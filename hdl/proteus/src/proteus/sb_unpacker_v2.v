==> flow/design.v <==
module sb_unpacker_v2 (
        clk,
        i_in,
        i_load,
        i_s,
        i_n,
        i_se,
        i_ze,
        o_out
    );
    parameter N = 16;
    parameter SHIFT_BITS = 5; 
    input                   clk;
    input [N-1:0]           i_in;
    input [1:0]             i_load;      
    input [SHIFT_BITS-1:0]  i_s;         
    input [SHIFT_BITS-2:0]  i_n;         
    input [N-1:0]           i_se;        
    input [N-1:0]           i_ze;        
    output [N-1:0]          o_out;
    wire [N-1:0]            unpkr_out;
    wire                    sign_bit;
    reg [N-1:0]             se_out;
    unpacker unpkr(
        .clk(clk),
        .i_in(i_in),
        .i_load(i_load),
        .i_s(i_s),
        .o_out(unpkr_out)
    );
    assign sign_bit = unpkr_out[i_n-1];
    genvar j;
    generate
        for (j=0; j<N; j=j+1) begin : gen_se
            always @(*) begin
                if (i_se[j]) begin
                    se_out[j] = sign_bit;
                end
                else begin
                    se_out[j] = unpkr_out[j];
                end
            end
        end
    endgenerate
    assign o_out = se_out & i_ze;
endmodule
module shifter #( parameter CTRL=5, parameter WIDTH=2**CTRL )
    ( input wire [WIDTH-1:0] in,
      input wire [ CTRL-1:0] shift,
      output wire [WIDTH-1:0] out 
    );
    wire [WIDTH-1:0] tmp [CTRL:0];
    assign tmp[CTRL] = in;
    assign out = tmp[0];
    genvar i;
    generate
        for (i = 0; i < CTRL; i = i + 1) begin : shift_gen
        mux_2to1 #(.WIDTH(WIDTH)) g(
                .in0(tmp[i+1]),
                .in1({tmp[i+1][WIDTH-(2**i)-1:0],tmp[i+1][WIDTH-1:WIDTH-(2**i)]}),
                .sel(shift[i]),
                .out(tmp[i]) );
        end 
    endgenerate
endmodule
module mux_2to1 #( parameter WIDTH=32 )
    ( input wire [WIDTH-1:0] in0, in1,
      input wire             sel,
      output wire [WIDTH-1:0] out );
    assign out = sel ? in1 : in0;
endmodule
module unpacker (
        clk,
        i_in,
        i_load,
        i_s,
        o_out
    );
    parameter BIT_WIDTH = 16;
    parameter SHIFT_BITS = 5; 
    input                   clk;
    input [BIT_WIDTH-1:0]   i_in;
    input [1:0]             i_load;  
    input [SHIFT_BITS-1:0]  i_s;     
    output [BIT_WIDTH-1:0]  o_out;
    wire [2*BIT_WIDTH-1:0]   s_o;
    reg [2*BIT_WIDTH-1:0]    r;       
    always@(posedge clk) begin
        if (i_load[1])
            r[2*BIT_WIDTH-1:BIT_WIDTH] <= i_in;
        if (i_load[0]) 
            r[BIT_WIDTH-1:0] <= i_in;
    end
    shifter #(.CTRL(SHIFT_BITS)) bs(.in(r), .shift(i_s), .out(s_o) );
    assign o_out = s_o[BIT_WIDTH-1:0];
endmodule
Reports on sb_unpacker_v2
Tool output for the design above, in the order of the flow.
Line numbers count from 1 in the design file above.
{ "setup": {"top_module": "sb_unpacker_v2", "clk_port": "clk", "library": "sky130hd", "lib_corner": "tt_025C_1v80"} }

Elaborated design
Yosys after proc, flatten, opt, wreduce and memory -nomap, before mapping. Print and check cells are not counted. Equal cells are merged and count once.
{ "op_classes": {"shift": 1, "mux": 21, "add_sub_neg": 1, "n_logic": 1} }
{ "ops": {"columns": ["op", "count"], "rows": [
  ["32-bit two-way mux", 4],
  ["16-bit bitwise AND", 1],
  ["16-bit by 5-bit indexed select with 1-bit output", 1],
  ["16-bit two-way mux", 1],
  ["1-bit two-way mux", 16],
  ["4-bit by 1-bit subtractor with 5-bit output with constant B", 1]
]} }
{ "word_totals": {"wordCells": 26, "regBits": 32, "inputBits": 60} }

Longest topological paths
Depth = most cells in a row (Yosys ltp): at word level without a register or memory, in the mapped netlist without a sequential cell, where the memories' decode and read muxes count.
{ "depth": {"ltp_word": 8, "abc_area": 0, "depth_mapped": 12, "ltp_nobuf": 9} }

Synthesis result
The flow's flattened synthesis, as Yosys stat reports it; memories are mapped. The netlist is that of the ABC_AREA named above (0 if unset); the other value can give another one.
Totals and module areas in this step are rounded.
{ "types": {"columns": ["cell_type", "count"], "rows": [
  ["sky130_fd_sc_hd__edfxtp_1", 32],
  ["sky130_fd_sc_hd__mux4_2", 20],
  ["sky130_fd_sc_hd__mux2i_1", 36],
  ["sky130_fd_sc_hd__mux4_1", 6],
  ["sky130_fd_sc_hd__mux2_2", 13],
  ["sky130_fd_sc_hd__nand2_1", 35],
  ["sky130_fd_sc_hd__o31ai_2", 9],
  ["sky130_fd_sc_hd__nand3b_1", 12],
  ["sky130_fd_sc_hd__buf_12", 3],
  ["sky130_fd_sc_hd__buf_6", 5],
  ["sky130_fd_sc_hd__o21ai_0", 10],
  ["sky130_fd_sc_hd__o31ai_1", 6],
  ["sky130_fd_sc_hd__nor2_1", 11],
  ["sky130_fd_sc_hd__o22ai_4", 2],
  ["sky130_fd_sc_hd__a21oi_1", 6],
  ["sky130_fd_sc_hd__o211ai_1", 4],
  ["sky130_fd_sc_hd__nand2b_1", 4],
  ["sky130_fd_sc_hd__nand3_1", 5]
]} }
Other cell types: 54; their cells: 94.
{ "synth_totals": {"flip_flops": 32, "n_buf": 23, "mapped_area_mm2": 0.00353, "mapped_cells": 313} }
The figures by module come from a second, unflattened synthesis with its own total; it is not the netlist above.
{ "hier_totals": {"cells_unflattened": 277, "hier_area_mm2": 0.00419} }
Each row is one instance without its submodules.
{ "by_module": {"columns": ["module", "area_mm2", "n_cells", "seq_area_mm2", "n_inst"], "rows": [
  ["mux_2to1 (WIDTH=32)", 0.000544, 36, 0, 5],
  ["unpacker", 0.000961, 32, 0.000961, 1],
  ["sb_unpacker_v2", 0.000507, 65, 0, 1],
  ["shifter (CTRL=5)", 0, 0, 0, 1]
]} }

Path before layout
Source: OpenSTA report_checks on the synthesized netlist (no wires, ideal clock, input and output delay 20% of the period each), path of least setup slack; recovery checks are left aside. Register names are those of the netlist, which keeps one name where synthesis merged equal registers.
{ "synth_timing": {"path_kind": "input to output", "from": "in i_n[0]", "to": "out o_out[10]", "setup_slack_ns": 1.395, "path_stages": 12, "clock_period_ns": 6.09, "in_delay_ns": 1.218, "out_delay_ns": 1.218, "t_first_pin_ns": 1.218, "n_path_buf": 3, "path_delay_ns": 2.259, "t_arrival_ns": 3.477, "period_less_setup_slack_ns": 4.695} }
"path_delay_ns" = arrival - input delay + setup time.
At an output port there is no setup time.
"path_stages" counts driving pins, that of a launching flip-flop among them; a cell with two outputs on the path counts twice.
"period_less_setup_slack_ns" is the clock period less the worst setup slack; recovery checks do not enter. This is arithmetic on one report: input and output delays are still those of the set period (20% each).
The rows between start and end are the longest chain of elaborated cells between them; the timing report does not say that the signal goes this way. Where chains are equally long, one stands for them.
A line is the first line of the expression or statement that the cell stems from. Yosys adds cells for indexed reads and writes and turns some case tables into memories.
{ "synth_between": {"cell_sequence": "sky130_fd_sc_hd__clkbuf_1 sky130_fd_sc_hd__inv_1 sky130_fd_sc_hd__ha_1 sky130_fd_sc_hd__clkbuf_8 sky130_fd_sc_hd__or2b_2 sky130_fd_sc_hd__a2bb2oi_1 sky130_fd_sc_hd__o211ai_1 sky130_fd_sc_hd__a221o_2 sky130_fd_sc_hd__o21ai_1 sky130_fd_sc_hd__o22ai_4 sky130_fd_sc_hd__buf_12 sky130_fd_sc_hd__o31ai_2", "elab_chain_len": 4, "cone_cells": 4, "lines_between": 3} }
{ "synth_lines": {"columns": ["item", "line_no", "text"], "rows": [
  ["from (decl)", 17, "input [SHIFT_BITS-2:0]  i_n;"],
  ["4-bit by 1-bit subtractor with 5-bit output", 31, "assign sign_bit = unpkr_out[i_n-1];"],
  ["16-bit by 5-bit indexed select with 1-bit output", 31, null],
  ["1-bit two-way mux", 36, "if (i_se[j]) begin"],
  ["16-bit bitwise AND", 45, "assign o_out = se_out & i_ze;"],
  ["to (decl)", 20, "output [N-1:0]          o_out;"]
]} }

Worst path after layout
Path of least setup slack in the final report of stored run 1 (OpenROAD, finished layout, wires in). Where an end is a register, its clock arrival counts in the times.
{ "layout_timing": {"path_kind": "input to output", "from": "in i_s[1]", "to": "out o_out[10]", "t_first_pin_ns": 1.10, "t_arrival_ns": 4.25, "path_stages": 11, "out_delay_ns": 1.10, "n_path_buf": 4, "in_delay_ns": 1.10, "clock_period_ns": 5.5, "setup_slack_ns": 0.15} }
The rows between start and end are the longest chain of elaborated cells between them; the timing report does not say that the signal goes this way. Where chains are equally long, one stands for them.
{ "layout_between": {"cell_sequence": "sky130_fd_sc_hd__clkdlybuf4s50_1 sky130_fd_sc_hd__buf_12 sky130_fd_sc_hd__inv_2 sky130_fd_sc_hd__mux4_2 sky130_fd_sc_hd__a221o_1 sky130_fd_sc_hd__a2bb2oi_2 sky130_fd_sc_hd__nand4b_2 sky130_fd_sc_hd__o22ai_4 sky130_fd_sc_hd__buf_12 sky130_fd_sc_hd__o31ai_2 sky130_fd_sc_hd__clkdlybuf4s50_1", "elab_chain_len": 5, "cone_cells": 5, "lines_between": 4} }
{ "layout_lines": {"columns": ["item", "line_no", "text"], "rows": [
  ["from (decl)", 16, "input [SHIFT_BITS-1:0]  i_s;"],
  ["32-bit two-way mux", 70, "assign out = sel ? in1 : in0;"],
  ["16-bit two-way mux", 70, null],
  ["16-bit by 5-bit indexed select with 1-bit output", 31, "assign sign_bit = unpkr_out[i_n-1];"],
  ["1-bit two-way mux", 36, "if (i_se[j]) begin"],
  ["16-bit bitwise AND", 45, "assign o_out = se_out & i_ze;"],
  ["to (decl)", 20, "output [N-1:0]          o_out;"]
]} }

Ticket comment

Measured results for sb_unpacker_v2: 2 stored runs of the Yosys and OpenROAD flow on sky130hd. The settings differ; the order carries no meaning. The constraints put input and output delay at 20% of the set period each and load the outputs with 0.01 pF.
"period_less_ws_ns": clock period set for the run, less the worst setup slack. It is reckoned from that one timing run; input and output delays stay at 20% of the period that was set.
"timing.worst_path_ns" means the part of the period allowed to the worst setup path (the constraints hold back 20% at inputs and 20% at outputs) less its slack; where the path has registers, the arrival times of their clocks count too.
"total_power_mw": no workload was simulated; the value follows from the tool's default switching activity.
Values from the reports are rounded here.

Stored run 1
==> flow/run.sh <==
#!/bin/bash
# the make line also repeats the synthesis and layout settings of config.mk as NAME=value (left out here)
make -C /OpenROAD-flow-scripts/flow DESIGN_CONFIG=/design/flow/config.mk WORK_HOME=/design/flow/orfs CLKGATE_MAP_FILE= finish
==> flow/config.mk <==
export PLATFORM = sky130hd
export DESIGN_NAME = sb_unpacker_v2
export DESIGN_NICKNAME = sb_unpacker_v2
export VERILOG_FILES = /design/flow/design.v
export SDC_FILE = /design/flow/constraint.sdc
export NUM_CORES = 4
export LEC_CHECK = 0
export CAP_MARGIN = 20
export CORE_ASPECT_RATIO = 0.59
export CORE_MARGIN = 2
export CORE_UTILIZATION = 25
export CTS_CLUSTER_DIAMETER = 37
export CTS_CLUSTER_SIZE = 34
export HOLD_SLACK_MARGIN = 0.01
export PLACE_DENSITY_LB_ADDON = 0.11
export SLEW_MARGIN = 35
==> flow/constraint.sdc <==
create_clock -name core_clock -period 5.5 [get_ports {clk}]
set_input_delay 1.1000 -clock core_clock [delete_from_list [all_inputs] [get_ports {clk}]]
set_output_delay 1.1000 -clock core_clock [all_outputs]
set_load 0.01 [all_outputs]

==> results of stored run 1, as JSON <==
{
  "period_less_ws_ns": 5.350,
  "timing.setup.ws_ns": 0.150,
  "cell_area_final_mm2": 0.00467,
  "ys_area_mm2": 0.00353,
  "total_die_area_mm2": 0.0151,
  "timing.worst_path_ns": 3.15,
  "path_kind": "input to output",
  "tns_setup_ns": 0.000,
  "total_power_mw": 0.965,
  "final_util_frac": 0.338,
  "hold_worst_slack_ns": 1.41
}

Stored run 2
==> flow/run.sh <==
#!/bin/bash
# the make line also repeats the synthesis and layout settings of config.mk as NAME=value (left out here)
make -C /OpenROAD-flow-scripts/flow DESIGN_CONFIG=/design/flow/config.mk WORK_HOME=/design/flow/orfs CLKGATE_MAP_FILE= finish
==> flow/config.mk <==
export PLATFORM = sky130hd
export DESIGN_NAME = sb_unpacker_v2
export DESIGN_NICKNAME = sb_unpacker_v2
export VERILOG_FILES = /design/flow/design.v
export SDC_FILE = /design/flow/constraint.sdc
export NUM_CORES = 4
export LEC_CHECK = 0
export CAP_MARGIN = 5
export CELL_PAD_IN_SITES_GLOBAL_PLACEMENT = 1
export CORE_ASPECT_RATIO = 1.82
export CORE_MARGIN = 2
export CORE_UTILIZATION = 43
export CTS_CLUSTER_SIZE = 22
export GPL_TIMING_DRIVEN = 1
export HOLD_SLACK_MARGIN = 0.21
export MAX_ROUTING_LAYER = met5
export PLACE_DENSITY_LB_ADDON = 0.22
export SETUP_SLACK_MARGIN = 0.52
export SLEW_MARGIN = 40
==> flow/constraint.sdc <==
create_clock -name core_clock -period 3.62 [get_ports {clk}]
set_input_delay 0.7240 -clock core_clock [delete_from_list [all_inputs] [get_ports {clk}]]
set_output_delay 0.7240 -clock core_clock [all_outputs]
set_load 0.01 [all_outputs]

==> results of stored run 2, as JSON <==
{
  "period_less_ws_ns": 3.995,
  "timing.setup.ws_ns": -0.375,
  "cell_area_final_mm2": 0.00587,
  "ys_area_mm2": 0.00353,
  "total_die_area_mm2": 0.00898,
  "timing.worst_path_ns": 2.55,
  "path_kind": "input to output",
  "tns_setup_ns": -4.95,
  "total_power_mw": 1.76,
  "final_util_frac": 0.735,
  "hold_worst_slack_ns": 1.04
}
